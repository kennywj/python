==> flow/design.v <==
`timescale 1ns/1ps
module mac(
input clk, rst_n,
input [3:0] ina, inb, coef,
output reg [7:0] mac_out
);
reg [3:0] ina_reg, inb_reg, coef_reg;
reg [7:0] shift2_reg;
reg [7:0] mul_reg;
always @(posedge clk, negedge rst_n) begin
	if (!rst_n) begin
		ina_reg <= 0;
		inb_reg <= 0;
		coef_reg <= 0;
	end else begin
		ina_reg <= ina;
		inb_reg <= inb;
		coef_reg <= coef;
	end
end
always @(posedge clk, negedge rst_n) begin
	if (!rst_n) begin
		shift2_reg <= 0;
		mul_reg <= 0;
	end else begin
		shift2_reg <= coef_reg * 2;  
		mul_reg <= ina_reg * inb_reg;
	end
end
always @(posedge clk, negedge rst_n) begin
	if (!rst_n) begin
		mac_out <= 0;
	end else begin
		mac_out <= shift2_reg + mul_reg;
	end
end
endmodule
Step by step through the tools: mac --
What the tools print for mac, step after step. Line numbers count from 1 in the design file above. Operators carry their Yosys type and port widths (W data, S select, Z words). Not given: n/a
Inputs: top module mac, clock port clk, library sky130hd, timing corner tt_025C_1v80

After elaboration --
Source: Yosys, flattened and elaborated, memories not mapped. Widths are those after wreduce; folded enables and synchronous resets count as part of the registers. Registers that Yosys merges into a memory's read port (data or address) are not register bits. Print and check cells do not count. Equal cells are merged and count once.
Storage and ports: register bits 32, latch bits 0, RAM bits 0, ROM bits 0, clocked read ports x word width 0, memories kept 0, output and inout bits 8, word-level cells 8
Cells by class: add/subtract/negate cells 1, multipliers 1, divide/modulo/power cells 0, $lt $le $gt $ge 0, equal/unequal tests 0, shift-type cells 0, mux-type cells 0, bitwise gates (word level) 0, reduce/logical cells 0
Operators with widths (count):
- $mul A4 B4 Y8 | 1
- $add A5 B8 Y8 | 1

Logic depth --
Depth = most cells in a row (Yosys ltp): at word level without a register or memory, in the mapped netlist without a sequential cell, where the memories' decode and read muxes count.
Depth: depth after elaboration 1, ABC_AREA 0, depth in mapped cells 9, mapped depth without buffers 9

Netlist --
The flow's flattened synthesis, as Yosys stat reports it; memories are mapped. The netlist is that of the ABC_AREA named above (0 if unset); the other value can give another one. The area totals of this step are shown rounded.
Cell types:
- sky130_fd_sc_hd__dfrtp_1 | count 32, total area 800.768 um2
- sky130_fd_sc_hd__ha_1 | count 16, total area 200.192 um2
- sky130_fd_sc_hd__fa_1 | count 5, total area 100.096 um2
- sky130_fd_sc_hd__and2_1 | count 13, total area 81.328 um2
- sky130_fd_sc_hd__xnor2_1 | count 6, total area 52.55 um2
- sky130_fd_sc_hd__inv_1 | count 7, total area 26.275 um2
- sky130_fd_sc_hd__xor2_1 | count 3, total area 26.275 um2
- sky130_fd_sc_hd__a21oi_1 | count 4, total area 20.019 um2
- sky130_fd_sc_hd__a21o_1 | count 2, total area 15.014 um2
- sky130_fd_sc_hd__nand2_1 | count 4, total area 15.014 um2
- sky130_fd_sc_hd__o21bai_1 | count 2, total area 15.014 um2
- sky130_fd_sc_hd__a211oi_2 | count 1, total area 12.512 um2
- sky130_fd_sc_hd__o211ai_2 | count 1, total area 12.512 um2
- sky130_fd_sc_hd__nand3_1 | count 2, total area 10.01 um2
- sky130_fd_sc_hd__o211ai_1 | count 1, total area 7.507 um2
- sky130_fd_sc_hd__o21a_1 | count 1, total area 7.507 um2
- sky130_fd_sc_hd__nor2b_1 | count 1, total area 6.256 um2
- sky130_fd_sc_hd__o21ai_0 | count 1, total area 5.005 um2
- sky130_fd_sc_hd__nor2_1 | count 1, total area 3.754 um2
Mapped netlist: mapped cells 103, chip area (Yosys) 1420 um2, flip-flops 32

Timing after synthesis --
Source: OpenSTA report_checks on the synthesized netlist (no wires, ideal clock, input and output delay 20% of the period each), path of least setup slack; recovery checks are left aside. Register names are those of the netlist, which keeps one name where synthesis merged equal registers.
Path after synthesis: kind register -> register, start register ina_reg[0], end register mul_reg[7], period 4300 ps, setup time 80 ps, time at the first pin 0 ps, arrival 2411 ps, data required time 4220 ps, path slack 1809 ps, path delay 2491 ps, stages on the path 10, synthesis period reached 2491 ps
"path delay" is the arrival time less input delay plus setup time. "stages on the path" counts driving pins, that of a launching flip-flop among them; a cell with two outputs on the path counts twice. "synthesis period reached" = period - worst setup slack (recovery checks aside). The figure is calculated, with input and output delays left at 20% of the set period. Between the ends stands the longest chain of elaborated cells between them, by number of cells; it is not shown to be the way that was timed. Of several equally long chains one is given. Each line given opens the expression or statement behind the cell; cells for indexed reads and writes are added by Yosys, which also makes memories of some case tables.
On the way, after synthesis: path through sky130_fd_sc_hd__dfrtp_1 -> sky130_fd_sc_hd__nand2_1 -> sky130_fd_sc_hd__fa_1 -> sky130_fd_sc_hd__inv_1 -> sky130_fd_sc_hd__fa_1 -> sky130_fd_sc_hd__ha_1 -> sky130_fd_sc_hd__a211oi_2 -> sky130_fd_sc_hd__o21bai_1 -> sky130_fd_sc_hd__a21oi_1 -> sky130_fd_sc_hd__xnor2_1, length of the longest elaborated chain 1
RTL lines, path after synthesis:
- start, declared | RTL line 7 | reg [3:0] ina_reg, inb_reg, coef_reg;
- start, assigned | RTL line 12 | ina_reg <= 0;
- start, assigned | RTL line 16 | ina_reg <= ina;
- $mul A4 B4 Y8 | RTL line 27 | mul_reg <= ina_reg * inb_reg;
- end, assigned | RTL line 24 | mul_reg <= 0;
- end, assigned | RTL line 27
- end, declared | RTL line 9 | reg [7:0] mul_reg;

Timing after layout --
Path of least setup slack in the final report of run 1 (OpenROAD, finished layout, wires in). Where an end is a register, its clock arrival counts in the times. The report prints the path's times to 10 ps; the period is as set.
Path post-layout: kind register -> register, start register inb_reg[3], end register mul_reg[6], period 4580 ps, setup time 90 ps, time at the first pin 280 ps, arrival 2990 ps, data required time 4770 ps, path slack 1780 ps, stages on the path 9
Between the ends stands the longest chain of elaborated cells between them, by number of cells; it is not shown to be the way that was timed. Of several equally long chains one is given.
On the way, post-layout: path through sky130_fd_sc_hd__dfrtp_1 -> sky130_fd_sc_hd__nand2_1 -> sky130_fd_sc_hd__fa_1 -> sky130_fd_sc_hd__inv_1 -> sky130_fd_sc_hd__fa_1 -> sky130_fd_sc_hd__fa_1 -> sky130_fd_sc_hd__a21o_1 -> sky130_fd_sc_hd__a21oi_1 -> sky130_fd_sc_hd__xnor2_1, length of the longest elaborated chain 1
RTL lines, path post-layout:
- start, declared | RTL line 7 | reg [3:0] ina_reg, inb_reg, coef_reg;
- start, assigned | RTL line 13 | inb_reg <= 0;
- start, assigned | RTL line 17 | inb_reg <= inb;
- $mul A4 B4 Y8 | RTL line 27 | mul_reg <= ina_reg * inb_reg;
- end, assigned | RTL line 24 | mul_reg <= 0;
- end, assigned | RTL line 27
- end, declared | RTL line 9 | reg [7:0] mul_reg;

FLOW RESULTS
============

Module mac, platform sky130hd: 2 stored runs of the flow (Yosys, OpenROAD) with differing settings, in no particular order. Input and output delays are each 20% of the period that was set; the output load is 0.01 pF.
"time used up by the worst setup path" is the time allowed to the run's worst setup path (the clock period less input and output delay, where it has them) less its slack. Clock arrival times count: a late capture clock shortens it, a late launch clock lengthens it.
"overall power" rests on the timing tool's default activity at the inputs, not on a simulated workload.
"time used up by the worst setup path" is known to 10 ps.
Results are given in rounded form.

[run 1] flow files
==> flow/run.sh <==
#!/bin/bash
# the make line also repeats the synthesis and layout settings of config.mk as NAME=value (left out here)
make -C /OpenROAD-flow-scripts/flow DESIGN_CONFIG=/design/flow/config.mk WORK_HOME=/design/flow/orfs CLKGATE_MAP_FILE= finish
==> flow/config.mk <==
export PLATFORM = sky130hd
export DESIGN_NAME = mac
export DESIGN_NICKNAME = mac
export VERILOG_FILES = /design/flow/design.v
export SDC_FILE = /design/flow/constraint.sdc
export NUM_CORES = 4
export LEC_CHECK = 0
export CAP_MARGIN = 20
export CELL_PAD_IN_SITES_DETAIL_PLACEMENT = 1
export CELL_PAD_IN_SITES_GLOBAL_PLACEMENT = 0
export CORE_ASPECT_RATIO = 0.74
export CORE_MARGIN = 2
export CORE_UTILIZATION = 50
export CTS_CLUSTER_DIAMETER = 329
export MAX_ROUTING_LAYER = met5
export MIN_ROUTING_LAYER = met2
export PLACE_DENSITY = 0.86
export SETUP_SLACK_MARGIN = -0.06
export SLEW_MARGIN = 20
export TNS_END_PERCENT = 20
==> flow/constraint.sdc <==
create_clock -name core_clock -period 4.58 [get_ports {clk}]
set_input_delay 0.9160 -clock core_clock [delete_from_list [all_inputs] [get_ports {clk}]]
set_output_delay 0.9160 -clock core_clock [all_outputs]
set_load 0.01 [all_outputs]

[run 1] result: post-synthesis cell area 1420 um2; full die area 3280 um2; area of the standard cells in the finished layout 1790 um2; final utilization 67.2 %; setup slack of the critical path 1780 ps; summed negative setup slack 0 ps; overall power 0.816 mW; time used up by the worst setup path 2800 ps; worst setup path type register -> register

[run 2] flow files
==> flow/run.sh <==
#!/bin/bash
# the make line also repeats the synthesis and layout settings of config.mk as NAME=value (left out here)
make -C /OpenROAD-flow-scripts/flow DESIGN_CONFIG=/design/flow/config.mk WORK_HOME=/design/flow/orfs CLKGATE_MAP_FILE= finish
==> flow/config.mk <==
export PLATFORM = sky130hd
export DESIGN_NAME = mac
export DESIGN_NICKNAME = mac
export VERILOG_FILES = /design/flow/design.v
export SDC_FILE = /design/flow/constraint.sdc
export NUM_CORES = 4
export LEC_CHECK = 0
export ABC_AREA = 1
export CAP_MARGIN = 20
export CELL_PAD_IN_SITES_GLOBAL_PLACEMENT = 2
export CORE_ASPECT_RATIO = 1.37
export CORE_MARGIN = 4
export CORE_UTILIZATION = 67
export CTS_CLUSTER_DIAMETER = 48
export GPL_TIMING_DRIVEN = 0
export HOLD_SLACK_MARGIN = 0.29
export MAX_ROUTING_LAYER = met4
export MIN_ROUTING_LAYER = met1
export PLACE_DENSITY_LB_ADDON = 0.09
export SETUP_SLACK_MARGIN = 0.46
export SLEW_MARGIN = 35
==> flow/constraint.sdc <==
create_clock -name core_clock -period 4.98 [get_ports {clk}]
set_input_delay 0.9960 -clock core_clock [delete_from_list [all_inputs] [get_ports {clk}]]
set_output_delay 0.9960 -clock core_clock [all_outputs]
set_load 0.01 [all_outputs]

[run 2] result: unfinished; error FLW-0024 in placement
